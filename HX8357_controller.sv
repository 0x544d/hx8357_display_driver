==> flow/design.v <==
module HX8357_controller (
	input clk,    	 
	input nres,  	 
	input [15:0] data_in,
	input cmd,
	input data,
	output logic transmission_cmpl,
	output logic CSx,
	output logic RESx,
	output logic DCx,
	output logic WRx,
	output logic RDx,
	output logic [15:0] DATAx
);
	enum {IDLE, SETUP_TRANS_CMD, SETUP_TRANS_DATA, WRITE_CYCLE_PREPARE, WRITE_CYCLE_COMMIT} state;
	logic cmd_phase;
	always_ff @(posedge clk or negedge nres) begin
		if(~nres) begin
			state <= IDLE;
			transmission_cmpl <= 0;
			cmd_phase <= 0;
			RESx <= 0;
			CSx <= 1;
			DCx <= 1;
			WRx <= 1;
			RDx <= 1;
			DATAx <= 16'h0;
		end else begin
			RESx <= 1;
			transmission_cmpl <= 0;
			case (state)
				IDLE: begin
					CSx <= 1;
					if(cmd) begin
						state <= SETUP_TRANS_CMD;
					end else if(data) begin
						state <= SETUP_TRANS_DATA;
					end
				 end
				SETUP_TRANS_CMD: begin
					CSx <= 0;
					DCx <= 0;
					RESx <= 1;
					RDx <= 1;
					state <= WRITE_CYCLE_PREPARE;
					cmd_phase <= 1;
				end
				SETUP_TRANS_DATA: begin
					CSx <= 0;
					DCx <= 1;
					RESx <= 1;
					RDx <= 1;
					state <= WRITE_CYCLE_PREPARE;
					cmd_phase <= 0;
				end				
				WRITE_CYCLE_PREPARE: begin
					WRx <= 0;
					DATAx <= data_in;
					transmission_cmpl <= 1;
					state <= WRITE_CYCLE_COMMIT;
				end
				WRITE_CYCLE_COMMIT: begin
					WRx <= 1;
					if(cmd || data) begin
						if(cmd_phase) begin
							if(cmd) begin
								state <= WRITE_CYCLE_PREPARE;
							end else begin
								state <= SETUP_TRANS_DATA;
							end
						end else begin
							if(cmd) begin
								state <= SETUP_TRANS_CMD;
							end else begin
								state <= WRITE_CYCLE_PREPARE;
							end
						end
					end else begin
						state <= IDLE;
					end
				end
				default :  ;
			endcase
		end
	end
endmodule
-- From RTL to reports: HX8357_controller
The steps from the RTL of HX8357_controller to its reports follow in flow order.
Lines are those of the file above, counted from 1.
Cell names lack the library's common part.
The mark -- stands for no value.
- top: HX8357_controller
- clock input: clk
- standard-cell library: sky130hd
- corner: tt_025C_1v80

-- After elaboration
Counts by Yosys on the flattened word-level netlist (proc, flatten, opt, wreduce; memories kept). Register bits leave out memories and registers merged into their read ports (data or address). Print and check cells are left out.
- noted cells after elaboration: 33
- output and inout port bits: 22
- input port bits: 20
- flip-flop bits (word level): 54
- noted equal/unequal tests: 5
- noted reductions and logical operators: 8
- multiplexer cells: 12
- operators with widths (operator ; number):
    32-bit parallel mux with 4-bit select ; 1
    32-bit by 2-bit == test with 1-bit output with constant B ; 2
    32-bit two-way mux ; 2
    32-bit by 1-bit == test with 1-bit output with constant B ; 1
    32-bit by 3-bit == test with 1-bit output with constant B ; 1
    32-bit logical NOT ; 1
    1-bit parallel mux with 2-bit select ; 4
    2-bit nonzero test ; 3
    2-bit two-way mux ; 3
    4-bit nonzero test ; 1
    3-bit inequality test with constant B ; 1
    2-bit AND reduction ; 1
    2-bit OR reduction ; 1
    1-bit two-way mux ; 2
    1-bit logical OR ; 1

-- Longest topological paths
Longest topological path by Yosys (ltp), each cell counted once; first at word level (registers and memories cut), then after technology mapping (sequential cells cut; the memories' decode and read muxes count).
- word-level depth at 4
- ABC_AREA at 0
- depth in mapped cells: 4
- gate-level depth less buffers: 2

-- After synthesis
Source: synth_stat.txt of the flow (Yosys; design flattened, memories mapped). It holds for the ABC_AREA given above (unset counts as 0); a run with the other value may have another netlist.
The area totals of this step are shown rounded.
- noted mapped cells: 63
- area of sequential cells: 660 sq um
- buffer cells: 3
- mapped flip-flops at 26
- noted mapped area: 960 sq um
- cell types (cell type ; number ; total area (sq um)):
    dfrtp_1 ; 22 ; 550.528
    mux2_1 ; 11 ; 123.869
    dfstp_2 ; 4 ; 105.101
    mux2_2 ; 5 ; 56.304
    a21o_1 ; 2 ; 15.014
    nor2_1 ; 4 ; 15.014
    buf_6 ; 1 ; 11.261
    nor3_1 ; 2 ; 10.01
    nor4bb_1 ; 1 ; 10.01
    and3_2 ; 1 ; 7.507
    buf_4 ; 1 ; 7.507
    inv_1 ; 2 ; 7.507
    nor3b_1 ; 1 ; 7.507
    o21a_1 ; 1 ; 7.507
    or4_1 ; 1 ; 7.507
    nor2b_1 ; 1 ; 6.256
    a21oi_1 ; 1 ; 5.005
    buf_2 ; 1 ; 5.005
    conb_1 ; 1 ; 3.754

-- Path before layout
OpenSTA on the mapped netlist: ideal clock, no wires. The path of least setup slack (recovery checks aside). Input and output delay are each 20% of the period. Register names are those of the netlist, which keeps one name where synthesis merged equal registers.
- kind: register to register
- start point: reg state
- end point: reg state
- stages: 3
- slack: 0.180 ns
- period: 1.35 ns
- noted setup time: 0.139 ns
- noted time at the first pin: 0.000 ns
- data arrival time at 1.031 ns
- noted delay of the path: 1.170 ns
- data required time: 1.211 ns
- path buffers: 0
- synthesis period reached at 1.17 ns
"delay of the path" = arrival - input delay + setup time.
"stages" counts driving pins, that of a launching flip-flop among them; a cell with two outputs on the path counts twice.
"synthesis period reached" is the clock period less the worst setup slack; recovery checks do not enter. This is arithmetic on one report: input and output delays are still those of the set period (20% each).
Where an end lacks its bit number, it is one bit of the signal, or one of the new flip-flops if synthesis recoded a state register.
At most two assigning lines are given for a register; there are more.
- path through: dfrtp_1 nor4bb_1 or4_1
- ends and longest elaborated chain, after synthesis (item ; line ; text):
    start: declaration ; 15 ; enum {IDLE, SETUP_TRANS_CMD, SETUP_TRANS_DATA, WRITE_CYCLE_PREPARE, WRITE_CYCLE_COMMIT} state;
    start: assignment ; 19 ; state <= IDLE;
    start: assignment ; 35 ; state <= SETUP_TRANS_CMD;
    end: assignment ; 19 ;
    end: assignment ; 35 ;
    end: declaration ; 15 ;
Chain of elaborated cells between the ends: none given.

-- Worst path after layout
Path of least setup slack in the final report of job 1 (OpenROAD, finished layout, wires in). Where an end is a register, its clock arrival counts in the times.
- kind: register to output
- start point: reg (name not given)
- end point: out transmission_cmpl
- stages: 2
- noted time at the first pin: 0.32 ns
- data required time: 1.39 ns
- data arrival time at 1.31 ns
- slack: 0.08 ns
- noted external output delay: 0.35 ns
- period: 1.74 ns
- path buffers: 1
- path through: dfrtp_2 clkdlybuf4s50_1
- ends and longest elaborated chain, post-layout (item ; line ; text):
    end: declaration ; 7 ; output logic transmission_cmpl,
Chain of elaborated cells between the ends: none given.

Wiki page: HX8357_controller / flow data

Top module HX8357_controller; platform sky130hd; tools Yosys and OpenROAD; 2 stored runs in no particular order. Input and output delays are each 20% of the period that was set; the output load is 0.01 pF.
By "achieved period" is meant the clock period of the run minus its worst setup slack. This is arithmetic on one report: input and output delays are still those of the set period (20% each).
"critical path time": the worst setup path's part of the clock period (all of it between registers, 20% less for each end at a port) less its slack. A launch clock that arrives late makes it longer, a capture clock that arrives late makes it shorter.
"power consumption" is the tool's figure for a default switching activity; nothing was simulated.
Results are given in rounded form.

Job 1
Settings were period_ns = 1.74; CAP_MARGIN = 20; CORE_MARGIN = 2; CORE_UTILIZATION = 40; SLEW_MARGIN = 20
- noted the post-route setup TNS: 0.000 ns
- power consumption at 2.4 mW
- noted the chip area after synthesis (Yosys): 960 sq um
- standard-cell area after layout at 1400 sq um
- noted the final utilization: 65 %
- noted the total die area: 2800 sq um
- noted the critical path time: 1.31 ns
- kind of the worst setup path: register to output
- noted the achieved period: 1.661 ns
- worst setup slack after layout: 0.079 ns

Job 2
Settings were period_ns = 1.5; CORE_UTILIZATION = 58; PLACE_DENSITY_LB_ADDON = 0.18; CELL_PAD_IN_SITES_DETAIL_PLACEMENT = 2; TNS_END_PERCENT = 70; ABC_AREA = 0; GPL_TIMING_DRIVEN = 0; GPL_ROUTABILITY_DRIVEN = 0; CTS_CLUSTER_DIAMETER = 392; CAP_MARGIN = 0; SLEW_MARGIN = 40; CORE_MARGIN = 2
- did not finish, placement stopped with DPL-0033
