==> flow/design.v <==
module HX8357_cont (
	input clk,    	 
	input nres,  	 
	input [15:0] data_in,
	input cmd,
	input data,
	output logic transmission_cmpl,
	output logic CSx,
	output logic RESx,
	output logic DCx,
	output logic WRx,
	output logic RDx,
	output logic [15:0] DATAx
);
	enum {IDLE, CS_LOW, D, C, W_PRE_D, W_PRE_C, W_COMMIT_D, W_COMMIT_C} state, next_state;
	logic DorC, DorC_next;
	logic [15:0] data_sample, data_sample_next;
	always_ff @(posedge clk or negedge nres) begin : STATE_CHANGE
		if(~nres) begin
			state <= IDLE;
			DorC <= 0;
			data_sample <= 16'h0000;
		end else begin
			state <= next_state;
			DorC <= DorC_next;
			data_sample <= data_sample_next;
		end
	end
	always @(state or cmd or data or DorC or data_in or data_sample or nres) begin : NEXT_STATE
		if(~nres) begin
			next_state = IDLE;
			DorC_next = 0;
			data_sample_next = 16'h0000;
		end else begin
			DorC_next = DorC;
			data_sample_next = data_sample;
			case (state)
				IDLE: begin 
					if(cmd || data) begin
						next_state = CS_LOW;
						DorC_next = 0;
					end else begin
						next_state = IDLE;
					end
				end
				CS_LOW: begin
					if(cmd) begin
						next_state = C;
					end else begin
						if(data) begin
							next_state = D;
						end else begin
							next_state = CS_LOW;
						end
					end
				end
				D: begin
					DorC_next = 1;
					next_state = W_PRE_D;
				end
				C: begin
					DorC_next = 0;
					next_state = W_PRE_C;
				end
				W_PRE_D: begin
					next_state = W_COMMIT_D;
					data_sample_next = data_in;
				end
				W_PRE_C: begin
					next_state = W_COMMIT_C;
					data_sample_next = data_in;
				end
				W_COMMIT_D: begin
					if(cmd && !DorC) begin
						next_state = W_PRE_C;
					end else if (cmd && DorC) begin
						next_state = C;
					end else if (data && DorC) begin
						next_state = W_PRE_D;
					end else if (data && !DorC) begin
						next_state = D;
					end else begin
						next_state = IDLE;
					end
				end
				W_COMMIT_C: begin
					if(cmd && !DorC) begin
						next_state = W_PRE_C;
					end else if (cmd && DorC) begin
						next_state = C;
					end else if (data && DorC) begin
						next_state = W_PRE_D;
					end else if (data && !DorC) begin
						next_state = D;
					end else begin
						next_state = IDLE;
					end
				end
				default : next_state = IDLE;
			endcase
		end
	end
	logic [15:0] DATAx_sample;
	always @(state or data_sample_next or nres) begin : OUTPUT
		if(~nres) begin
			CSx = 1;
			RESx = 0;
			DCx = 1;
			WRx = 1;
			RDx = 1;
			DATAx = 16'hzzzz;
			transmission_cmpl = 0;
		end else begin
			CSx = 1;
			RESx = 1;
			DCx = 1;
			WRx = 1;
			RDx = 1;
			DATAx = 16'hzzzz;
			transmission_cmpl = 0;
			case (state)
				IDLE: begin 
					CSx = 1;
					RESx = 1;
					DCx = 1;
					WRx = 1;
					RDx = 1;
					DATAx = 16'hzzzz;
					transmission_cmpl = 0;
				end
				CS_LOW: begin 
					CSx = 0;
					RESx = 1;
					DCx = 1;
					WRx = 1;
					RDx = 1;
					DATAx = 16'hzzzz;
					transmission_cmpl = 0;
				end
				D: begin
					CSx = 0;
					RESx = 1;
					DCx = 1;
					WRx = 1;
					RDx = 1;
					DATAx = 16'hzzzz;
					transmission_cmpl = 0;
				end
				C: begin
					CSx = 0;
					RESx = 1;
					DCx = 0;
					WRx = 1;
					RDx = 1;
					DATAx = 16'hzzzz;
					transmission_cmpl = 0;
				end
				W_PRE_D: begin
					CSx = 0;
					RESx = 1;
					DCx = 1;
					WRx = 0;
					RDx = 1;
					DATAx = data_sample_next;
					transmission_cmpl = 1;
				end
				W_PRE_C: begin
					CSx = 0;
					RESx = 1;
					DCx = 0;
					WRx = 0;
					RDx = 1;
					DATAx = data_sample_next;
					transmission_cmpl = 1;
				end
				W_COMMIT_D: begin
					CSx = 0;
					RESx = 1;
					DCx = 1;
					WRx = 1;
					RDx = 1;
					DATAx = data_sample_next;
					transmission_cmpl = 0;
				end
				W_COMMIT_C: begin
					CSx = 0;
					RESx = 1;
					DCx = 0;
					WRx = 1;
					RDx = 1;
					DATAx = data_sample_next;
					transmission_cmpl = 0;
				end
				default : begin
					CSx = 1;
					RESx = 1;
					DCx = 1;
					WRx = 1;
					RDx = 1;
					DATAx = 16'hzzzz;
					transmission_cmpl = 0;
				end
			endcase
		end
	end
endmodule  
# Step by step through the tools: HX8357_cont
# Tool output for the design above, in the order of the flow.
# Lines are those of the file above, counted from 1.
# Operators carry their Yosys type and port widths (W data, S select, Z words).
# Library cell names are shortened.
inputs:
  top_module: "HX8357_cont"
  clock: "clk"
  library: "sky130hd"
  lib_corner: "tt_025C_1v80"

# Elaborated design
# Yosys after proc, flatten, opt, wreduce and memory -nomap, before mapping. Memory bits, and registers merged into a memory's read port (data or address), are not among the register bits. Print and check cells are not counted. Equal cells are merged and count once.
word_totals:
  ff_bits: 49
  latch_bits: 0
  ramBits: 0
  mem_bits_ro: 0
  clocked_rd_ports_x_width: 0
  mem_count: 0
  out_inout_bits: 22
  elab_cells: 50
classes:
  n_addsub: 0
  n_mul: 0
  div: 0
  compare: 0
  eq_ne: 9
  n_shift: 0
  muxes: 25
  bitwise: 0
  reduce_and_logical: 13
op_table:
  columns: ["cell", "n"]
  rows:
  - ["$pmux W32 S7", 1]
  - ["$eq A32 B3 Y1 const B", 4]
  - ["$mux W32", 3]
  - ["$eq A32 B2 Y1 const B", 2]
  - ["$mux W16", 4]
  - ["$eq A32 B1 Y1 const B", 1]
  - ["$logic_not A32 Y1", 1]
  - ["$mux W1", 12]
  - ["$reduce_or A7 Y1", 1]
  - ["$mux W2", 3]
  - ["$logic_and A1 B1 Y1", 4]
  - ["$reduce_or A2 Y1", 2]
  - ["$ne A4 B1 Y1 const B", 1]
  - ["$reduce_or A4 Y1", 1]
  - ["$ne A3 B3 Y1 const B", 1]
  - ["$reduce_or A3 Y1", 1]
  - ["$pmux W1 S3", 1]
  - ["$mux W3", 1]
  - ["$reduce_and A2 Y1", 1]
  - ["$logic_or A1 B1 Y1", 1]
  - ["$logic_not A1 Y1", 1]

# Logic depth
# Longest topological path by Yosys (ltp), each cell counted once; first at word level (registers and memories cut), then after technology mapping (sequential cells cut; the memories' decode and read muxes count).
depth:
  word_depth: 8
  ABC_AREA: 0
  depth_mapped: 5

# After synthesis
# Yosys stat after the flow's synthesis: flattened, memories mapped to cells. It holds for the ABC_AREA given above (unset counts as 0); a run with the other value may have another netlist.
# The area totals of this step are shown rounded.
synth_totals:
  mapped_cells: 114
  yosys_area_um2: 1160
  seq_area_um2: 627
  ff_cells: 25
  buffers: 8
by_type:
  columns: ["type", "n", "area_total_um2"]
  rows:
  - ["dfrtp_1", 24, 600.576]
  - ["nand2_1", 37, 138.883]
  - ["a21boi_2", 9, 101.347]
  - ["a21boi_0", 8, 60.058]
  - ["dfstp_2", 1, 26.275]
  - ["buf_4", 3, 22.522]
  - ["a21oi_1", 4, 20.019]
  - ["buf_12", 1, 20.019]
  - ["and2_1", 3, 18.768]
  - ["o31ai_1", 2, 15.014]
  - ["buf_6", 1, 11.261]
  - ["nor2_1", 3, 11.261]
  - ["nor2_4", 1, 11.261]
  - ["buf_2", 2, 10.01]
  - ["nor4bb_1", 1, 10.01]
  - ["o21ai_0", 2, 10.01]
  - ["o21ba_2", 1, 10.01]
  - ["o41ai_1", 1, 8.758]
# Not listed: further types 9, cells in them 10.

# Path before layout
# Source: OpenSTA report_checks on the synthesized netlist (no wires, ideal clock, input and output delay 20% of the period each), path of least setup slack; recovery checks are left aside. Register names are those of the netlist, which keeps one name where synthesis merged equal registers.
synth_path:
  path_type: "reg2out"
  start: "reg state"
  end: "out DATAx[2]"
  tclk_ns: 1.67
  launch_ns: 0.000
  t_arrival_ns: 1.109
  setup_slack_ns: 0.227
  delay_ns: 1.109
  stages: 5
  synth_period_reached_ns: 1.443
# "delay_ns" = arrival - input delay + setup time.
# At an output port there is no setup time.
# "stages": output pins that drive a net of the path, with the launching flip-flop's if there is one; two outputs of one cell count as two.
# "synth_period_reached_ns" = period - worst setup slack (recovery checks aside). The figure is calculated, with input and output delays left at 20% of the set period.
# Where an end lacks its bit number, it is one bit of the signal, or one of the new flip-flops if synthesis recoded a state register.
synth_via:
  path_cell_list: "dfrtp_1 nor2_4 buf_4 nand2_1 a21boi_0"
synth_lines:
  columns: ["element", "line_no", "source"]
  rows:
  - ["start, declared", 15, "enum {IDLE, CS_LOW, D, C, W_PRE_D, W_PRE_C, W_COMMIT_D, W_COMMIT_C} state, next_state;"]
  - ["start, assigned", 20, "state <= IDLE;"]
  - ["start, assigned", 24, "state <= next_state;"]
  - ["end, declared", 13, "output logic [15:0] DATAx"]
# No chain of elaborated cells between the ends is given.

# Timing after layout
# From the final timing report of run 1: the path of least setup slack in the routed layout; clock arrival at registers is part of the times.
layout_path:
  path_type: "reg2out"
  start: "reg state"
  end: "out DATAx[4]"
  tclk_ns: 1.34
  launch_ns: 0.26
  t_arrival_ns: 1.55
  setup_slack_ns: -0.48
  stages: 7
# Where an end lacks its bit number, it is one bit of the signal, or one of the new flip-flops if synthesis recoded a state register.
layout_via:
  path_cell_list: "dfrtp_1 buf_6 nor2_4 buf_6 nand2_4 a21boi_2 buf_2"
layout_lines:
  columns: ["element", "line_no", "source"]
  rows:
  - ["start, declared", 15, "enum {IDLE, CS_LOW, D, C, W_PRE_D, W_PRE_C, W_COMMIT_D, W_COMMIT_C} state, next_state;"]
  - ["start, assigned", 20, "state <= IDLE;"]
  - ["start, assigned", 24, "state <= next_state;"]
  - ["end, declared", 13, "output logic [15:0] DATAx"]
# No chain of elaborated cells between the ends is given.

# Record of 2 stored runs of the RTL-to-layout flow on HX8357_cont, platform sky130hd. The runs are unordered. Constraints: input delay and output delay 20% of the set period each, output load 0.01 pF.
# By "achieved_period_ns" is meant the clock period of the run minus its worst setup slack. This is arithmetic on one report: input and output delays are still those of the set period (20% each).
# By "worstPathTime_ns" is meant the share of the clock period that the worst setup path is allowed (20% is reserved at inputs, 20% at outputs), minus its slack. Clock arrival times at its registers enter into it.
# "power_total_uw" rests on the timing tool's default activity at the inputs, not on a simulated workload.
# Measured values are rounded.
runs:
  - name: "run 1"
    settings:
      period_ns: 1.34
      CORE_UTILIZATION: 31
      PLACE_DENSITY_LB_ADDON: 0.29
      CORE_ASPECT_RATIO: 0.66
      CELL_PAD_IN_SITES_DETAIL_PLACEMENT: 0
      CTS_CLUSTER_SIZE: 95
      CTS_CLUSTER_DIAMETER: 227
      SLEW_MARGIN: 35
      MIN_ROUTING_LAYER: "met2"
      MAX_ROUTING_LAYER: "met4"
      CAP_MARGIN: 20
      CORE_MARGIN: 2
    results:
      die_area_um2: 4270
      ys_area_um2: 1160
      setup_worst_slack_ns: -0.482
      achieved_period_ns: 1.822
      tns_setup_ns: -8.30
      worstPathTime_ns: 1.55
      worstPathKind: "reg2out"
      finalUtil_pct: 54.6
      power_total_uw: 1520
  - name: "run 2"
    settings:
      period_ns: 1.88
      CORE_UTILIZATION: 58
      PLACE_DENSITY: 0.37
      CORE_ASPECT_RATIO: 1.01
      GPL_TIMING_DRIVEN: 1
      GPL_ROUTABILITY_DRIVEN: 0
      SLEW_MARGIN: 20
      CAP_MARGIN: 20
      CORE_MARGIN: 2
    outcome: "no final report: routing broke off with DPL-0038"
